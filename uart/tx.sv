==> flow/design.v <==
module uart_tx #(
    parameter integer BAUD_DIV = 434
) (
    input  wire       clk,
    input  wire       rst_n,
    input  wire       tx_valid,
    input  wire [7:0] tx_data,
    output reg        tx_ready,
    output reg        tx
);
reg [$clog2(BAUD_DIV+1)-1:0] baud_cnt;
reg [9:0]  shift_reg;    
reg [3:0]  bit_cnt;      
reg        active;
always @(posedge clk or negedge rst_n) begin
    if (!rst_n) begin
        baud_cnt <= '0;
        shift_reg<= 10'h3FF;    
        bit_cnt  <= 4'd0;
        active   <= 1'b0;
        tx_ready <= 1'b1;
        tx       <= 1'b1;       
    end else begin
        if (!active) begin
            tx_ready <= 1'b1;
            tx       <= 1'b1;
            if (tx_valid) begin
                shift_reg <= {1'b1, tx_data, 1'b0};
                bit_cnt   <= 4'd0;
                baud_cnt  <= BAUD_DIV[$clog2(BAUD_DIV+1)-1:0] - 1;
                active    <= 1'b1;
                tx_ready  <= 1'b0;
            end
        end else begin
            if (baud_cnt == '0) begin
                baud_cnt  <= BAUD_DIV[$clog2(BAUD_DIV+1)-1:0] - 1;
                tx        <= shift_reg[0];
                shift_reg <= {1'b1, shift_reg[9:1]};   
                bit_cnt   <= bit_cnt + 4'd1;
                if (bit_cnt == 4'd9) begin              
                    active <= 1'b0;
                end
            end else begin
                baud_cnt <= baud_cnt - 1;
                tx       <= shift_reg[0];   
            end
        end
    end
end
endmodule
======== From RTL to reports: uart_tx ========
Tool output for the design above, in the order of the flow.
Line numbers count from 1 in the design file above.
Operators: Yosys type, input widths -> output width; for muxes data width and select width s.
Cell names lack the library's common part.
A cell with -- has no value.
design
  top ..................................... uart_tx
  clock port .............................. clk
  library ................................. sky130hd
  library corner .......................... tt_025C_1v80

======== Word-level counts ========
Yosys after proc, flatten, opt, wreduce and memory -nomap, before mapping. Memory bits, and registers merged into a memory's read port (data or address), are not among the register bits. Print and check cells are not counted. Equal cells are merged and count once.
operators by class
  equality and inequality tests ........... 2
  divide/modulo/power cells ............... 0
  shift-type cells ........................ 0
  bitwise logic cells ..................... 0
  mux-type cells .......................... 15
  $add $sub $neg .......................... 2
  reductions and logical operators ........ 3
  $lt $le $gt $ge ......................... 0
  multiply operators ...................... 0
operators by type and width
  cell                 number
  $mux 10              3
  $mux 9               3
  $mux 4               3
  $sub 9x1->9 const B  1
  $logic_not 9->1      1
  $mux 1               6
  $add 4x1->4 const B  1
  $eq 4x4->1 const B   1
  $ne 2x1->1 const B   1
  $reduce_and 2->1     1
  $reduce_bool 2->1    1
storage and ports
  bits in writable memories ............... 0
  register bits ........................... 26
  memories ................................ 0
  input bits .............................. 11
  bits in read-only memories .............. 0
  output and inout bits ................... 2
  bits in latches ......................... 0
  clocked read ports x word width ......... 0
  elaborated cells ........................ 28

======== Logic depth ========
Depth = most cells in a row (Yosys ltp): at word level without a register or memory, in the mapped netlist without a sequential cell, where the memories' decode and read muxes count.
logic depth
  word-level depth ........................ 4
  ABC_AREA ................................ 1
  depth in mapped cells ................... 9
  mapped depth without buffers ............ 8

======== After synthesis ========
The flow's flattened synthesis, as Yosys stat reports it; memories are mapped. The netlist is that of the ABC_AREA named above (0 if unset); the other value can give another one.
cells by type
  cell     number  area in all (µm²)
  dfrtp_1  14      350.336
  dfstp_2  11      289.027
  nand2_1  62      232.723
  nand3_1  27      135.13
  inv_1    16      60.058
  nor2_1   13      48.797
  ha_1     3       37.536
  nand3_2  3       30.029
  o21ai_0  5       25.024
  buf_6    2       22.522
  xor2_1   2       17.517
  buf_2    3       15.014
  nand2_2  2       12.512
  nand4_1  2       12.512
  nor2_2   2       12.512
  or2_2    2       12.512
  nor3_1   2       10.01
  o21ai_1  2       10.01
Not listed: further types 4, cells in them 5.
synthesis totals
  mapped flip-flops ....................... 25
  sequential area ......................... 639.4 µm²
  cell count .............................. 178
  buffers ................................. 6
  cell area after synthesis ............... 1363.8 µm²

======== Timing after synthesis ========
Source: OpenSTA report_checks on the synthesized netlist (no wires, ideal clock, input and output delay 20% of the period each), path of least setup slack; recovery checks are left aside. Register names are those of the netlist, which keeps one name where synthesis merged equal registers.
timing post-synthesis
  path type ............................... register -> register
  from .................................... register baud_cnt[0]
  to ...................................... register bit_cnt[3]
  buffers on the path ..................... 1
  path delay .............................. 1.376 ns
  clock period ............................ 1.77 ns
  arrival ................................. 1.311 ns
  data required time ...................... 1.705 ns
  time at the first pin ................... 0.000 ns
  setup time .............................. 0.065 ns
  path slack .............................. 0.394 ns
  stages on the path ...................... 10
  period reached after synthesis .......... 1.376 ns
"path delay" = arrival - input delay + setup time.
"stages on the path": output pins that drive a net of the path, with the launching flip-flop's if there is one; two outputs of one cell count as two.
"period reached after synthesis" is the clock period less the worst setup slack; recovery checks do not enter. This is arithmetic on one report: input and output delays are still those of the set period (20% each).
Between the ends stands the longest chain of elaborated cells between them, by number of cells; it is not shown to be the way that was timed. Of several equally long chains one is given.
Each line given opens the expression or statement behind the cell; cells for indexed reads and writes are added by Yosys, which also makes memories of some case tables.
A register here has more assigning lines than the two given.
between the ends, post-synthesis
  path through ............................ dfrtp_1 > inv_1 > ha_1 > nand2_1 > nor2_1 > nand3_1 > nand2_2 > buf_6 > nand3_1 > nand2_1
  length of the longest elaborated chain .. 3
  elaborated cells between the ends (all ways) .. 5
  RTL lines with such cells ............... 2
  those cells by class .................... eq/ne: 1; mux: 2; reduce/logical: 2
RTL lines, path post-synthesis
  element             line  text
  start: declaration  11    reg [$clog2(BAUD_DIV+1)-1:0] baud_cnt;
  start: assignment   30    baud_cnt  <= BAUD_DIV[$clog2(BAUD_DIV+1)-1:0] - 1;
  start: assignment   36    baud_cnt  <= BAUD_DIV[$clog2(BAUD_DIV+1)-1:0] - 1;
  $logic_not 9->1     35    if (baud_cnt == '0) begin
  $mux 4              35
  $mux 4              24    if (!active) begin
  end: assignment     19    bit_cnt  <= 4'd0;
  end: assignment     39    bit_cnt   <= bit_cnt + 4'd1;
  end: declaration    13    reg [3:0]  bit_cnt;

======== Path in the finished layout ========
Path of least setup slack in the final report of stored run 1 (OpenROAD, finished layout, wires in). Where an end is a register, its clock arrival counts in the times.
timing post-layout
  path type ............................... register -> output
  from .................................... register tx_ready
  to ...................................... output tx_ready
  time at the first pin ................... 0.31 ns
  stages on the path ...................... 2
  clock period ............................ 2.9 ns
  data required time ...................... 2.32 ns
  buffers on the path ..................... 1
  external output delay ................... 0.58 ns
  path slack .............................. 0.92 ns
  arrival ................................. 1.40 ns
A register here has more assigning lines than the two given.
between the ends, post-layout
  path through ............................ dfstp_2 > clkdlybuf4s50_1
  length of the longest elaborated chain .. 0
  elaborated cells between the ends (all ways) .. 0
  RTL lines with such cells ............... 0
RTL lines, path post-layout
  element             line  text
  start: declaration  8     output reg        tx_ready,
  start: assignment   21    tx_ready <= 1'b1;
  start: assignment   25    tx_ready <= 1'b1;
  end: declaration    8

Ticket comment

Design uart_tx on sky130hd. What follows are 2 stored runs of the flow, each under its own settings; their order means nothing. The constraints put input and output delay at 20% of the set period each and load the outputs with 0.01 pF.
"achieved clock period (ns)" means the clock period less the worst setup slack. The figure is calculated, with input and output delays left at 20% of the set period.
"worst setup path time (ns)" means the part of the period allowed to the worst setup path (the constraints hold back 20% at inputs and 20% at outputs) less its slack; where the path has registers, the arrival times of their clocks count too.
By "finish__power__total" is meant OpenSTA's value without simulated activity: inputs other than the clock are taken to toggle once in ten clock periods, and the tool carries that through the logic.

Flow files of stored run 1
==> flow/run.sh <==
#!/bin/bash
# the make line also repeats the synthesis and layout settings of config.mk as NAME=value (left out here)
make -C /OpenROAD-flow-scripts/flow DESIGN_CONFIG=/design/flow/config.mk WORK_HOME=/design/flow/orfs CLKGATE_MAP_FILE= finish
==> flow/config.mk <==
export PLATFORM = sky130hd
export DESIGN_NAME = uart_tx
export DESIGN_NICKNAME = uart_tx
export VERILOG_FILES = /design/flow/design.v
export SDC_FILE = /design/flow/constraint.sdc
export NUM_CORES = 4
export LEC_CHECK = 0
export ABC_AREA = 1
export CAP_MARGIN = 20
export CORE_ASPECT_RATIO = 1.14
export CORE_MARGIN = 2
export CORE_UTILIZATION = 67
export GPL_ROUTABILITY_DRIVEN = 0
export MAX_ROUTING_LAYER = met4
export PLACE_DENSITY_LB_ADDON = 0.24
export SETUP_SLACK_MARGIN = 0.03
export SLEW_MARGIN = 0
==> flow/constraint.sdc <==
create_clock -name core_clock -period 2.9 [get_ports {clk}]
set_input_delay 0.5800 -clock core_clock [delete_from_list [all_inputs] [get_ports {clk}]]
set_output_delay 0.5800 -clock core_clock [all_outputs]
set_load 0.01 [all_outputs]

report of stored run 1
yosys chip area after synthesis (um^2): 1363.8
finish__design__die__area: 2413.1
finish__design__instance__area__stdcell: 1515.2
finish__design__instance__utilization: 0.7828
finish__timing__setup__ws: 0.916
finish__timing__setup__tns: 0.000
finish__timing__hold__ws: 0.483
finish__power__total: 5.190e-04
achieved clock period (ns): 1.984
worst setup path time (ns): 1.40
worst setup path kind: register -> output

Flow files of stored run 2
==> flow/run.sh <==
#!/bin/bash
# the make line also repeats the synthesis and layout settings of config.mk as NAME=value (left out here)
make -C /OpenROAD-flow-scripts/flow DESIGN_CONFIG=/design/flow/config.mk WORK_HOME=/design/flow/orfs CLKGATE_MAP_FILE= finish
==> flow/config.mk <==
export PLATFORM = sky130hd
export DESIGN_NAME = uart_tx
export DESIGN_NICKNAME = uart_tx
export VERILOG_FILES = /design/flow/design.v
export SDC_FILE = /design/flow/constraint.sdc
export NUM_CORES = 4
export LEC_CHECK = 0
export CAP_MARGIN = 20
export CELL_PAD_IN_SITES_GLOBAL_PLACEMENT = 3
export CORE_ASPECT_RATIO = 0.8
export CORE_MARGIN = 2
export CORE_UTILIZATION = 40
export CTS_CLUSTER_SIZE = 28
export GPL_ROUTABILITY_DRIVEN = 1
export GPL_TIMING_DRIVEN = 1
export HOLD_SLACK_MARGIN = 0.19
export MAX_ROUTING_LAYER = met4
export MIN_ROUTING_LAYER = met2
export PLACE_DENSITY_LB_ADDON = 0.29
export SETUP_SLACK_MARGIN = 0.12
export SLEW_MARGIN = 25
==> flow/constraint.sdc <==
create_clock -name core_clock -period 1.18 [get_ports {clk}]
set_input_delay 0.2360 -clock core_clock [delete_from_list [all_inputs] [get_ports {clk}]]
set_output_delay 0.2360 -clock core_clock [all_outputs]
set_load 0.01 [all_outputs]

report of stored run 2
yosys chip area after synthesis (um^2): 1216.2
finish__design__die__area: 3500.5
finish__design__instance__area__stdcell: 1804.2
finish__design__instance__utilization: 0.6378
finish__timing__setup__ws: -0.523
finish__timing__setup__tns: -8.453
finish__timing__hold__ws: 0.317
finish__power__total: 2.878e-03
achieved clock period (ns): 1.703
worst setup path time (ns): 1.70
worst setup path kind: register -> register
