==> flow/design.v <==
module uart_rx #(
    parameter integer BAUD_DIV = 434    
) (
    input  wire       clk,
    input  wire       rst_n,
    input  wire       rx,
    output reg        rx_valid,
    output reg  [7:0] rx_data
);
reg rx_s1, rx_sync;
always @(posedge clk or negedge rst_n) begin
    if (!rst_n) begin rx_s1 <= 1'b1; rx_sync <= 1'b1; end
    else        begin rx_s1 <= rx;   rx_sync <= rx_s1; end
end
localparam integer HALF_DIV = BAUD_DIV / 2;
reg [$clog2(BAUD_DIV+1)-1:0] baud_cnt;
reg [3:0]  bit_cnt;     
reg [7:0]  shift_reg;
reg        active;
always @(posedge clk or negedge rst_n) begin
    if (!rst_n) begin
        baud_cnt  <= '0;
        bit_cnt   <= 4'd0;
        shift_reg <= 8'd0;
        active    <= 1'b0;
        rx_valid  <= 1'b0;
        rx_data   <= 8'd0;
    end else begin
        rx_valid <= 1'b0;
        if (!active) begin
            if (!rx_sync) begin
                active   <= 1'b1;
                baud_cnt <= HALF_DIV[$clog2(BAUD_DIV+1)-1:0];  
                bit_cnt  <= 4'd0;
            end
        end else begin
            if (baud_cnt == '0) begin
                baud_cnt <= BAUD_DIV[$clog2(BAUD_DIV+1)-1:0] - 1;
                case (bit_cnt)
                    4'd0: begin
                        if (rx_sync) active <= 1'b0;
                        else         bit_cnt <= 4'd1;
                    end
                    4'd1,4'd2,4'd3,4'd4,
                    4'd5,4'd6,4'd7,4'd8: begin
                        shift_reg <= {rx_sync, shift_reg[7:1]};  
                        bit_cnt   <= bit_cnt + 4'd1;
                    end
                    4'd9: begin
                        if (rx_sync) begin    
                            rx_data  <= shift_reg;
                            rx_valid <= 1'b1;
                        end
                        active  <= 1'b0;
                        bit_cnt <= 4'd0;
                    end
                    default: active <= 1'b0;
                endcase
            end else begin
                baud_cnt <= baud_cnt - 1;
            end
        end
    end
end
endmodule
Tool chain data of uart_rx
Tool output for the design above, in the order of the flow.
Lines are those of the file above, counted from 1.
Library cell names are shortened.
The mark n/a stands for no value.

design
  top module = uart_rx
  clock = clk
  library = sky130hd
  library corner = tt_025C_1v80

After elaboration
Source: Yosys, flattened and elaborated, memories not mapped. Widths are those after wreduce. Registers that Yosys merges into a memory's read port (data or address) are not register bits. Print and check cells do not count. Equal cells are merged and count once.

word-level totals
  flip-flop bits (word level) = 33
  output and inout bits = 9

operators by class
  reduce/logical cells = 6
  equality and inequality tests = 13
  $add $sub $neg = 2
  mux-type cells = 16

operators with widths
  operator                                                        number
  9-bit 2-to-1 mux                                                3
  4-bit by 3-bit equality test with 1-bit output with constant B  4
  4-bit 2-to-1 mux                                                4
  4-bit parallel mux with 3-bit select                            1
  9-bit by 1-bit subtractor with 9-bit output with constant B     1
  9-bit logical NOT                                               1
  4-bit by 2-bit equality test with 1-bit output with constant B  2
  4-bit equality test with constant B                             2
  4-bit AND reduction                                             2
  8-bit OR reduction                                              1
  1-bit 2-to-1 mux                                                7
  2-bit by 1-bit != test with 1-bit output with constant B        2
  4-bit by 1-bit adder with 4-bit output with constant B          1
  4-bit by 1-bit equality test with 1-bit output with constant B  1
  4-bit by 1-bit != test with 1-bit output with constant B        1
  4-bit logical NOT                                               1
  3-bit != test with constant B                                   1
  3-bit AND reduction                                             1
  1-bit parallel mux with 2-bit select                            1

Longest topological paths
Depth = most cells in a row (Yosys ltp): at word level without a register or memory, in the mapped netlist without a sequential cell, where the memories' decode and read muxes count.

depth
  depth after elaboration = 5
  ABC_AREA = 1
  gate-level depth with buffers = 11

After synthesis
Yosys stat after the flow's synthesis: flattened, memories mapped to cells. It holds for the ABC_AREA given above (unset counts as 0); a run with the other value may have another netlist.

synthesis totals
  mapped area = 1674.1 sq um
  buffers = 3
  flip-flops = 33
  cell count = 193

cell types
  cell type  number  area in all (sq um)
  dfrtp_1    31      775.744
  nand2_1    56      210.202
  inv_1      24      90.086
  nand3_1    16      80.077
  ha_1       5       62.56
  o21ai_0    11      55.053
  dfstp_2    2       52.55
  nand3_4    2       35.034
  buf_6      3       33.782
  nand2_2    5       31.28
  a21oi_1    6       30.029
  nor2_1     7       26.275
  o21ai_2    3       26.275
  nor2_4     2       22.522
  xnor2_1    2       17.517
  xor2_1     2       17.517
  nor3_4     1       16.266
  nand4_1    2       12.512

Other cell types: 9; their cells: 13.

Worst setup path after synthesis
OpenSTA on the mapped netlist: ideal clock, no wires. The path of least setup slack (recovery checks aside). Input and output delay are each 20% of the period. Register names are those of the netlist, which keeps one name where synthesis merged equal registers.

path post-synthesis
  path type = reg2reg
  start = register baud_cnt[0]
  end = register rx_data[0]
  path slack = 1.191 ns
  setup time = 0.126 ns
  driving pins on the path = 9
  delay of the path = 1.529 ns
  data required time = 2.594 ns
  period = 2.72 ns
  arrival time = 1.403 ns
  synthesis period reached = 1.529 ns

"delay of the path" is the arrival time less input delay plus setup time.
"driving pins on the path": output pins that drive a net of the path, with the launching flip-flop's if there is one; two outputs of one cell count as two.
"synthesis period reached" is the clock period less the worst setup slack; recovery checks do not enter. This is arithmetic on one report: input and output delays are still those of the set period (20% each).
Between the ends stands the longest chain of elaborated cells between them, by number of cells; it is not shown to be the way that was timed. Of several equally long chains one is given.
Each line given opens the expression or statement behind the cell; cells for indexed reads and writes are added by Yosys, which also makes memories of some case tables.
At most two assigning lines are given for a register; there are more.

on the way, post-synthesis
  cells stage by stage = dfrtp_1 -> inv_1 -> ha_1 -> nand2_2 -> nor2_4 -> nand3_4 -> nor3_4 -> buf_6 -> o21ai_0
  length of the longest elaborated chain = 2

ends and longest elaborated chain, post-synthesis
  what                 line  RTL
  from (decl)          16    reg [$clog2(BAUD_DIV+1)-1:0] baud_cnt;
  from (assign)        33    baud_cnt <= HALF_DIV[$clog2(BAUD_DIV+1)-1:0];
  from (assign)        38    baud_cnt <= BAUD_DIV[$clog2(BAUD_DIV+1)-1:0] - 1;
  9-bit logical NOT    37    if (baud_cnt == '0) begin
  4-bit AND reduction  n/a
  to (assign)          27    rx_data   <= 8'd0;
  to (assign)          51    rx_data  <= shift_reg;
  to (decl)            8     output reg  [7:0] rx_data

Path in the finished layout
From the final timing report of entry A: the path of least setup slack in the routed layout; clock arrival at registers is part of the times.

path after layout
  path type = reg2reg
  start = register baud_cnt[0]
  end = register rx_data[3]
  driving pins on the path = 8
  path slack = 1.05 ns
  data required time = 3.07 ns
  arrival time = 2.02 ns
  setup time = 0.14 ns
  period = 2.93 ns

Between the ends stands the longest chain of elaborated cells between them, by number of cells; it is not shown to be the way that was timed. Of several equally long chains one is given.
At most two assigning lines are given for a register; there are more.

on the way, after layout
  cells stage by stage = dfrtp_1 -> inv_1 -> ha_1 -> nand2_2 -> nor2_4 -> nand3_4 -> nor3_4 -> o21ai_0
  length of the longest elaborated chain = 2

ends and longest elaborated chain, after layout
  what                 line  RTL
  from (decl)          16    reg [$clog2(BAUD_DIV+1)-1:0] baud_cnt;
  from (assign)        33    baud_cnt <= HALF_DIV[$clog2(BAUD_DIV+1)-1:0];
  from (assign)        38    baud_cnt <= BAUD_DIV[$clog2(BAUD_DIV+1)-1:0] - 1;
  9-bit logical NOT    37    if (baud_cnt == '0) begin
  4-bit AND reduction  n/a
  to (assign)          27    rx_data   <= 8'd0;
  to (assign)          51    rx_data  <= shift_reg;
  to (decl)            8     output reg  [7:0] rx_data

Ticket comment

uart_rx through Yosys and OpenROAD on sky130hd: 2 stored runs, unordered, with their settings and measured results. The constraints put input and output delay at 20% of the set period each and load the outputs with 0.01 pF.
"period achieved": clock period set for the run, less the worst setup slack. It is reckoned from that one timing run; input and output delays stay at 20% of the period that was set.
"allowed time less slack (worst setup path)" = time allowed to the worst setup path (clock period - input delay - output delay, where it has them) - its slack; a late launch clock adds to it, a late capture clock takes from it.
"total power of the final layout": no workload was simulated; the value follows from the tool's default switching activity.
Among the settings, - means not set for that run.

setting or result                                          entry A  entry B
period_ns                                                  2.93     3.11
CORE_UTILIZATION                                           35       63
SETUP_SLACK_MARGIN                                         0.01     -
PLACE_DENSITY_LB_ADDON                                     0.23     0.3
CELL_PAD_IN_SITES_GLOBAL_PLACEMENT                         3        -
ABC_AREA                                                   1        -
CAP_MARGIN                                                 20       20
CORE_MARGIN                                                2        8
SLEW_MARGIN                                                20       20
CORE_ASPECT_RATIO                                          -        0.71
TNS_END_PERCENT                                            -        75
area of the standard cells in the finished layout (sq um)  1911.8   1795.5
allowed time less slack (worst setup path) (ns)            1.88     2.79
kind of the worst setup path                               reg2reg  reg2reg
total power of the final layout (mW)                       0.8123   0.7169
setup total negative slack (ns)                            0.000    0.000
worst setup slack after layout (ns)                        1.053    0.323
period achieved (ns)                                       1.877    2.787
die area (sq um)                                           5352.4   4374.6
utilization of the finished layout (%)                     41.0     74.7
mapped cell area after synthesis (sq um)                   1674.1   1572.8
lowest hold slack (ns)                                     0.361    0.367
